==> flow/design.v <==
`timescale 1ns / 1ps
module FSM(
    input clk,
    input [7:0] rreg,
    output reg [11:0] rdaddr,
    output reg [11:0] wraddr,
    output reg [7:0] data,
    output reg we,wren,rden,regce,
    output reg reset_out,
    input reset_in,
    output reg [3:0] stateop,
    output reg ten
    );
    reg [3:0] next_state;
    reg [3:0] state;
    reg [15:0] count;
    reg [15:0] current_count;
    reg [7:0] temp_data;
    reg [11:0] address = 10'h00;
    parameter Start_Byte1 = 8'h19;
    parameter Start_Byte2 = 8'h1e;
    parameter Stop_Byte = 8'h1c;
    parameter st0 = 4'b0000;
    parameter st1 = 4'b0001;
    parameter st2 = 4'b0010;
    parameter st3 = 4'b0011;
    parameter st4 = 4'b0100;
    parameter st5 = 4'b0101;
    parameter st6 = 4'b0110;
    parameter st7 = 4'b0111;
    parameter st8 = 4'b1000; 
    parameter st9 = 4'b1001; 
    parameter st10 = 4'b1010;
    parameter st11 = 4'b1011;
    parameter st12 = 4'b1100;
    initial
    begin
       state <= 4'b0000;
       next_state <= 4'b0000;
        reset_out <= 1'b0;
        regce <= 1'b0;
        rdaddr <= 8'h01;
        data<=8'h0;
        temp_data<=0;
        wraddr <= 0;
    end
    always @(negedge clk)    
    begin
        if(!reset_in)
        state = st0;
        else
        state = next_state;
     end
     always @ (state)    
     begin 
     case(state)
        st0: begin
                stateop <= 4'hf; 
        end
        st1: begin
                stateop <= 4'h1;   
              end
        st2: begin
                stateop <= 4'h2;
             end
        st3: begin
                stateop<= 4'h3;
            end
        st4:begin
                stateop <= 4'h4;
            end
        st5:begin
                stateop <= 4'h5; 
             end
        st6:begin
                stateop <= 4'h6;
            end
        st7:begin 
                stateop<= 4'h7;
         end
         st8: begin
         stateop<=4'h8;
         end
         st9: begin
         stateop<=4'h9;
         end
         st10: begin
         stateop<=4'hA;
         end
         st11:begin
         stateop<=4'hb;
         end
         st12: begin
         stateop <= 4'hc;
         end
        default:begin
                stateop<=0;
            end
      endcase
end
    always @ (state or rreg or current_count or count)    
     begin
     next_state <= st0;
     case(state)
         st0:
         begin
            if(rreg == Start_Byte1)
            begin
                next_state  <= st1;
                rden<=0;
                ten<=0;
                we<=0;
                wren<=0;
            end
            else
            begin
                next_state  <= st0;
                rden<=0;
                ten<=0;
                we<=0;
                wren<=0;
            end
         end
         st1:
         begin
            if(rreg == Start_Byte2)
            begin
                 next_state  <= st2;
                 rden<=0;
                 ten<=0;
                 we<=0;
                 wren<=0;
            end     
            else if(rreg == Start_Byte1)
            begin
                 next_state  <= st1;
                 rden<=0;
                 ten<=0;
                 we<=0;
                 wren<=0;
            end
            else 
            begin
                 next_state <= st0;
                 rden<=0;
                 ten<=0;
                 we<=0;
                 wren<=0;
             end
          end
           st2:begin 
             next_state<=st3;
             rden<=0;
             ten<=0;
             we<=0;
             wren<=0;
           end  
           st3:begin
             next_state<=st4;
             rden<=0;
             ten<=0;
             we<=0;
             wren<=0;
           end  
          st4:                   
          begin 
                  next_state <= st5;
                  rden<=0;
                  ten<=0;
                  we<=0;
                  wren<=0;
          end
         st5:
         begin
            if(rreg[0] == 1)
            begin
                next_state <= st6; 
                rden<=0;
                ten<=0;
                we<=0;
                wren<=0;
            end
          else if  (rreg[0] == 0)
          begin
            next_state <= st8;
            rden<=0;
            ten<=0;
            we<=0;
            wren<=0;
          end
          else 
          begin 
            next_state<=st0;
            rden<=0;
            ten<=0;
            we<=0;
            wren<=0;
          end
         end
         st6:
         begin
            next_state <= st7;
            we<=1;
            wren<=1;
            rden<=0;
            ten<=0;
         end
         st7: 
         begin
            if(current_count == count)
            begin
                next_state <= st0;
                we<=0;
                wren<=0;
                rden<=0;
                ten<=0;
           end
           else
           begin
                next_state <= st7;
                we<=1;
                wren<=1;
                rden<=0;
                ten<=0;
           end
         end
         st8:
         begin 
            next_state <= st9;
            we<=0;  
            wren<=0;
            rden<=1;
            ten<=0; 
         end
          st9: 
          begin
          if(current_count==count)
          begin
                rden<=0;
                ten<=0;
                 we<=0;
               wren<=0;
                next_state<=st0;
          end
          else
                begin
                next_state<=st9;
                rden<=1;
                ten<=1;
                 we<=0;
               wren<=0;
                end
          end
         default: 
         begin
           next_state <= st0;
           we<=0;
           wren<=0;
           ten<=0;
           rden<=0;
         end        
     endcase
    end
always @ (posedge clk)
begin
case(state)
         st0:
         begin 
         end
         st1:
         begin
            count <= 0;
            current_count <= 0;
         end
         st2:
          begin
          count[15:8]<=rreg;
          wraddr <=0;
          rdaddr<=0;
          end
          st3:
          begin
           count[7:0] <= rreg;    
            wraddr <=0;
            rdaddr<=0;     
          end 
          st4: 
            begin
              wraddr[11:7] <= rreg[4:0];
              rdaddr[11:7] <= rreg[4:0];
           end
         st5:
         begin
           wraddr[6:0]<=rreg[7:1];
           rdaddr[6:0]<=rreg[7:1];
          end
                st6:
                 begin
                 data <= rreg;
                 end
                 st7:
                 begin
                   data <= rreg;
                   wraddr <= wraddr + 1; 
                   current_count <= current_count + 1;       
                 end
                 st8:
                 begin
                 rdaddr <= rdaddr + 1;
                 end
         st9:
         begin
         rdaddr <= rdaddr + 1;
         current_count <= current_count + 1;
         end
         default: 
         begin
           wraddr<=0;
           rdaddr<=0;
         end        
     endcase
end
endmodule
## Tool chain data of FSM

Tool output for the design above, in the order of the flow.
Lines are those of the file above, counted from 1.
Cell names lack the library's common part.
Not given: -

| design | value |
|---|---|
| design top | FSM |
| clock input | clk |
| cell library | sky130hd |
| timing corner | tt_025C_1v80 |

## After elaboration

Yosys after proc, flatten, opt, wreduce and memory -nomap, before mapping. Memory bits, and registers merged into a memory's read port (data or address), are not among the register bits. Print and check cells are not counted. Equal cells are merged and count once.
Memory sizes are those after Yosys's memory passes, which may raise the word count (mostly to a power of two), join words into wider ones and drop unused or constant bits.

| operators by class | value |
|---|---|
| $add $sub $neg | 3 |
| equal/unequal tests | 12 |
| mux-type cells | 17 |
| reductions and logical operators | 11 |

Operators by type and width:

| cell | number |
|---|---|
| 7-bit parallel mux with 3-bit select | 2 |
| 4-bit parallel mux with 10-bit select | 1 |
| 16-bit parallel mux with 2-bit select | 1 |
| 8-bit parallel mux with 2-bit select | 2 |
| 5-bit parallel mux with 3-bit select | 2 |
| 12-bit by 1-bit adder with 12-bit output with constant B | 2 |
| 16-bit by 1-bit adder with 16-bit output with constant B | 1 |
| 16-bit equality test | 1 |
| 4-bit by 3-bit equality test with 1-bit output with constant B | 4 |
| 8-bit by 5-bit equality test with 1-bit output with constant B | 2 |
| 6-bit OR reduction | 2 |
| 4-bit 2-to-1 mux | 3 |
| 5-bit OR reduction | 2 |
| 4-bit by 2-bit equality test with 1-bit output with constant B | 2 |
| 4-bit equality test with constant B | 2 |
| 2-bit nonzero test | 3 |
| 2-bit OR reduction | 3 |
| 4-bit by 1-bit equality test with 1-bit output with constant B | 1 |
| 4-bit logical NOT | 1 |
| 1-bit parallel mux with 2-bit select | 2 |
| 3-bit 2-to-1 mux | 1 |
| 1-bit 2-to-1 mux | 3 |

| word-level totals | value |
|---|---|
| register bits after elaboration | 68 |
| ROM bits | 64 |
| memories kept | 1 |

Memories:

| memory | words | width | rd ports | wr ports | RTL line | RTL |
|---|---|---|---|---|---|---|
| (name not given) | 16 | 4 | 1 | 0 | 56 | `case(state)` |

## Depth

Depth = most cells in a row (Yosys ltp): at word level without a register or memory, in the mapped netlist without a sequential cell, where the memories' decode and read muxes count.

| logic depth | value |
|---|---|
| depth in word-level cells | 4 |
| ABC_AREA | 0 |
| depth in mapped cells | 6 |
| gate-level depth less buffers | 5 |

## Mapped cells and area

Source: synth_stat.txt of the flow (Yosys; design flattened, memories mapped). It holds for the ABC_AREA given above (unset counts as 0); a run with the other value may have another netlist.

| synthesis totals | value |
|---|---|
| cells in the netlist | 339 |
| synthesis area | 3623.5 um^2 |
| sequential area | 2001.9 um^2 |
| flip-flops | 68 |
| buffers | 18 |

Cell types:

| cell type | number |
|---|---|
| edfxtp_1 | 64 |
| xnor2_1 | 42 |
| o21ai_0 | 28 |
| nand2_1 | 30 |
| and2_1 | 17 |
| nor2_1 | 27 |
| dfxtp_1 | 4 |
| nand3_1 | 12 |
| nor3_1 | 12 |
| nand4_1 | 9 |
| nor4_1 | 9 |
| xor2_1 | 6 |
| a21oi_1 | 10 |
| inv_1 | 13 |
| clkbuf_1 | 11 |
| ha_1 | 3 |
| nand2b_1 | 4 |
| buf_4 | 3 |

Other cell types: 22; their cells: 35.

--- measured runs ---
Design FSM on sky130hd. What follows are 2 stored runs of the flow, each under its own settings; their order means nothing. The constraints put input and output delay at 20% of the set period each and load the outputs with 0.01 pF.
"total power after layout" is the tool's figure for a default switching activity; nothing was simulated.

#### Run A

| setting | value |
|---|---|
| period_ns | `3.71` |
| CORE_UTILIZATION | `40` |
| SETUP_SLACK_MARGIN | `0.73` |
| PLACE_DENSITY_LB_ADDON | `0.03` |
| CELL_PAD_IN_SITES_GLOBAL_PLACEMENT | `0` |
| GPL_ROUTABILITY_DRIVEN | `0` |
| CTS_CLUSTER_SIZE | `13` |
| SLEW_MARGIN | `10` |
| MAX_ROUTING_LAYER | `met4` |
| CAP_MARGIN | `20` |
| CORE_MARGIN | `2` |

| result | value |
|---|---|
| die outline area | 9835.7 um^2 |
| lowest hold slack | 0.670 ns |
| standard-cell area after layout | 6169.7 um^2 |
| worst setup slack after layout | -0.288 ns |
| utilization in the final report | 70.4 % |
| total power after layout | 1.571 mW |
| netlist area reported by Yosys | 3623.5 um^2 |
| total negative slack on setup checks | -11.218 ns |

#### Run B

| setting | value |
|---|---|
| period_ns | `5.35` |
| CORE_UTILIZATION | `22` |
| SETUP_SLACK_MARGIN | `1.34` |
| PLACE_DENSITY_LB_ADDON | `0.02` |
| HOLD_SLACK_MARGIN | `0.17` |
| CORE_MARGIN | `6` |
| TNS_END_PERCENT | `40` |
| ABC_AREA | `1` |
| GPL_TIMING_DRIVEN | `0` |
| GPL_ROUTABILITY_DRIVEN | `0` |
| CTS_CLUSTER_SIZE | `38` |
| SLEW_MARGIN | `40` |
| MIN_ROUTING_LAYER | `met1` |
| CAP_MARGIN | `20` |

| result | value |
|---|---|
| die outline area | 20656.9 um^2 |
| lowest hold slack | 0.646 ns |
| standard-cell area after layout | 5560.3 um^2 |
| worst setup slack after layout | 0.150 ns |
| utilization in the final report | 33.2 % |
| total power after layout | 1.196 mW |
| netlist area reported by Yosys | 3817.4 um^2 |
| total negative slack on setup checks | 0.000 ns |
--- end ---
