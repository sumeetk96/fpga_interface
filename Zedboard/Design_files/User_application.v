==> flow/design.v <==
`timescale 1ns / 1ps
module user_application(
    input [31:0] data_in,
    output reg [31:0] data_out,
    output reg [9:0] read_address,
    output reg [9:0] write_address,
    output reg [3:0] rd_we,
    output reg rd_wren,
    input clock,
    output reg wr_rden
    );
    initial begin
    read_address <= -1;
    write_address <= -2;
    rd_wren <= 1;
    wr_rden <= 1;
    rd_we <= 4'hf;
    data_out<=0;
    end
    always @ (negedge clock)
    begin
                read_address<=read_address + 1;
                write_address <= write_address + 1;
                data_out <= data_in;   
    end
endmodule
## From RTL to reports: user_application

What the tools print for user_application, step after step.
Lines are those of the file above, counted from 1.
Operators carry their Yosys type and port widths (W data, S select, Z words).
Library cell names are shortened.
Not given: --

- Top module: user_application
- Clock input: clock
- Cell library: sky130hd
- Timing corner: tt_025C_1v80

## Word level

Source: Yosys, flattened and elaborated, memories not mapped. Widths are those after wreduce; folded enables and synchronous resets count as part of the registers. Registers that Yosys merges into a memory's read port (data or address) are not register bits. Print and check cells do not count. Equal cells are merged and count once.

- Flip-flop bits (word level): 52
- Input bits: 33
- Output and inout port bits: 58
- Cells after elaboration: 5

- Add/subtract/negate cells: 2

Operators with widths:

| kind | number |
|---|---|
| $add A10 B1 Y10 const B | 2 |

## Depth

Depth = most cells in a row (Yosys ltp): at word level without a register or memory, in the mapped netlist without a sequential cell, where the memories' decode and read muxes count.

- Word-level depth: 1
- ABC_AREA: 0
- Mapped depth: 4
- Depth with buffers taken out: 4

## Mapped cells and area

Yosys stat after the flow's synthesis: flattened, memories mapped to cells. It holds for the ABC_AREA given above (unset counts as 0); a run with the other value may have another netlist.
Totals and module areas in this step are rounded.

- Mapped cells: 104
- Cell area after synthesis: 1,400 um^2
- Sequential part of the area: 1,040 um^2
- Mapped flip-flops: 52
- Buffers: 6

Cell types:

| type | number | total area (um^2) |
|---|---|---|
| dfxtp_1 | 52 | 1.04E+03 |
| xnor2_1 | 12 | 105.101 |
| buf_4 | 6 | 45.043 |
| xor2_1 | 4 | 35.034 |
| nand3_1 | 6 | 30.029 |
| ha_1 | 2 | 25.024 |
| inv_1 | 6 | 22.522 |
| nand4_1 | 3 | 18.768 |
| and3_1 | 2 | 12.512 |
| nor4_2 | 1 | 12.512 |
| nand2_1 | 3 | 11.261 |
| nand3_2 | 1 | 10.01 |
| nor3_1 | 2 | 10.01 |
| and4_1 | 1 | 8.758 |
| or3_1 | 1 | 6.256 |
| conb_1 | 1 | 3.754 |
| nor2_1 | 1 | 3.754 |

user_application through Yosys and OpenROAD on sky130hd: 2 stored runs, unordered, with their settings and measured results. The constraints put input and output delay at 20% of the set period each and load the outputs with 0.01 pF.
By "overall power" is meant OpenSTA's value without simulated activity: inputs other than the clock are taken to toggle once in ten clock periods, and the tool carries that through the logic.
Values from the reports are rounded here.

### Entry A

Settings: `period_ns=1.0`, `CORE_UTILIZATION=49`, `PLACE_DENSITY_LB_ADDON=0.03`, `CORE_MARGIN=8`, `CELL_PAD_IN_SITES_DETAIL_PLACEMENT=2`, `GPL_TIMING_DRIVEN=0`, `CAP_MARGIN=5`, `MAX_ROUTING_LAYER=met4`, `SLEW_MARGIN=20`

Incomplete, placement halted on a tool error.

### Entry B

Settings: `period_ns=1.41`, `CORE_UTILIZATION=45`, `SETUP_SLACK_MARGIN=0.15`, `PLACE_DENSITY_LB_ADDON=0.22`, `CORE_MARGIN=8`, `TNS_END_PERCENT=10`, `ABC_AREA=1`, `GPL_TIMING_DRIVEN=0`, `GPL_ROUTABILITY_DRIVEN=0`, `CTS_CLUSTER_DIAMETER=114`, `CAP_MARGIN=35`, `SLEW_MARGIN=25`, `MAX_ROUTING_LAYER=met4`

- Summed negative setup slack: -24.1 ns
- Final worst hold slack: 0.464 ns
- Area inside the die boundary: 5,460 um^2
- Overall power: 3.20 mW
- Utilization of the finished layout: 87.1 %
- Worst setup slack after layout: -0.507 ns
- Chip area after synthesis (Yosys): 1,510 um^2
