==> flow/design.v <==
`timescale 1ns / 1ps
module spi_slave (rstb,ten,ss,sck,sdin,tdata, sdout,rdata,done);
input rstb,ss,sck,sdin,ten;
input [7:0] tdata;
output sdout;            
output reg done;
output reg [7:0] rdata;
reg [7:0] treg,rreg;
reg [3:0] nb;
wire sout;
reg mlb;
initial begin
mlb<=1;
end
assign sout=mlb?treg[7]:treg[0];
assign sdout=( (!ss)&&ten )?sout:1'bz;  
always @(posedge sck or negedge rstb)
begin
if (rstb==0)
    begin rreg = 8'h00;  rdata = 8'h00; done = 0; nb = 0; end    
else if (!ss) begin 
        if(mlb==0)   
            begin rreg ={sdin,rreg[7:1]}; end
        else      
            begin rreg ={rreg[6:0],sdin}; end  
        nb=nb+1;
        if(nb!=8) done=0;
        else  begin rdata=rreg; done=1; nb=0; end
    end      
end
always @(negedge sck or negedge rstb)
begin
if (rstb==0)
    begin treg = 8'hFF; end
else begin
    if(!ss) begin            
        if(nb==0) treg=tdata;
        else begin
           if(mlb==0)   
                begin treg = {1'b1,treg[7:1]}; end
           else      
                begin treg = {treg[6:0],1'b1}; end            
        end
    end  
 end  
end  
endmodule
# ---- Step by step through the tools: spi_slave
# What the tools print for spi_slave, step after step.
# Line numbers count from 1 in the design file above.
# Operators: Yosys type, input widths -> output width; for muxes data width and select width s.
# A cell with - has no value.
dict set report inputs {
  top_module {spi_slave}
  clock_port {sck}
  library {sky130hd}
  lib_corner {tt_025C_1v80}
}

# ---- Elaborated design
# Source: Yosys, flattened and elaborated, memories not mapped. Widths are those after wreduce. Registers that Yosys merges into a memory's read port (data or address) are not register bits. Print and check cells do not count. Equal cells are merged and count once.
dict set report bits {
  wordCells 17
  out_inout_bits 10
  reg_bits 28
}
dict set report op_classes {
  reduce_logical 4
  muxes 4
  bitwise 2
  n_addsub 1
  n_eq 1
}
# cell n
set ops {}
lappend ops {{$mux 8} 1}
lappend ops {{$add 4x1->4 const B} 1}
lappend ops {{$ne 4x4->1 const B} 1}
lappend ops {{$logic_not 4->1} 1}
lappend ops {{$mux 4} 1}
lappend ops {{$not 1->1} 2}
lappend ops {{$reduce_and 2->1} 1}
lappend ops {{$mux 1} 2}
lappend ops {{$logic_and 1x1->1} 1}
lappend ops {{$logic_not 1->1} 1}

# ---- Longest topological paths
# Longest topological path by Yosys (ltp), each cell counted once; first at word level (registers and memories cut), then after technology mapping (sequential cells cut; the memories' decode and read muxes count).
dict set report depth {
  word_depth 4
  abc_area 0
  mapped_depth 6
}

# ---- After synthesis
# Yosys stat after the flow's synthesis: flattened, memories mapped to cells. It holds for the ABC_AREA given above (unset counts as 0); a run with the other value may have another netlist.
dict set report synth_totals {
  stdcells 100
  flip_flops 28
  area_um2 1226.2
  seqArea_um2 710.7
  buf_cells 4
}
# cell_type n area_total_um2
set types {}
lappend types {sky130_fd_sc_hd__dfrtp_1 20 500.48}
lappend types {sky130_fd_sc_hd__dfstp_2 8 210.202}
lappend types {sky130_fd_sc_hd__mux2_2 16 180.173}
lappend types {sky130_fd_sc_hd__a21oi_1 15 75.072}
lappend types {sky130_fd_sc_hd__nor2b_1 7 43.792}
lappend types {sky130_fd_sc_hd__nand2_1 9 33.782}
lappend types {sky130_fd_sc_hd__ha_1 2 25.024}
lappend types {sky130_fd_sc_hd__o211ai_4 1 21.27}
lappend types {sky130_fd_sc_hd__inv_1 4 15.014}
lappend types {sky130_fd_sc_hd__a21boi_2 1 11.261}
lappend types {sky130_fd_sc_hd__clkbuf_1 3 11.261}
lappend types {sky130_fd_sc_hd__a32o_1 1 10.01}
lappend types {sky130_fd_sc_hd__a311oi_1 1 8.758}
lappend types {sky130_fd_sc_hd__and3b_1 1 8.758}
lappend types {sky130_fd_sc_hd__or3b_2 1 8.758}
lappend types {sky130_fd_sc_hd__xnor2_1 1 8.758}
lappend types {sky130_fd_sc_hd__a21o_1 1 7.507}
lappend types {sky130_fd_sc_hd__and2b_1 1 7.507}
# Not listed: further types 7, cells in them 7.

; 2 stored runs of spi_slave in the flow (synthesis by Yosys, layout by OpenROAD, sky130hd cells), in arbitrary order. Constraints: input delay and output delay 20% of the set period each, output load 0.01 pF.
; "total_power_mw" is the tool's figure for a default switching activity; nothing was simulated.

[entry A: settings]
period_ns = 5.48
CORE_UTILIZATION = 55
SETUP_SLACK_MARGIN = -0.11
PLACE_DENSITY = 0.5
CORE_ASPECT_RATIO = 1.67
TNS_END_PERCENT = 90
GPL_ROUTABILITY_DRIVEN = 1
MAX_ROUTING_LAYER = met5
CAP_MARGIN = 20
CORE_MARGIN = 2
SLEW_MARGIN = 20
[entry A: results]
synth_chip_area_um2 = 1226.2
design_die_area_um2 = 2635.4
finalCellArea_um2 = 1554.0
layout_utilization_pct = 72.4
setup_worst_slack_ps = 226
setup_tns_ps = 0
ws_hold_ps = 466
total_power_mw = 0.7315

[entry B: settings]
period_ns = 2.7
CORE_UTILIZATION = 61
SETUP_SLACK_MARGIN = 0.51
PLACE_DENSITY_LB_ADDON = 0.16
CELL_PAD_IN_SITES_DETAIL_PLACEMENT = 2
ABC_AREA = 1
GPL_TIMING_DRIVEN = 1
GPL_ROUTABILITY_DRIVEN = 1
CAP_MARGIN = 30
SLEW_MARGIN = 35
MIN_ROUTING_LAYER = met1
CORE_MARGIN = 2
[entry B: results]
outcome = no final report: placement broke off with DPL-0033
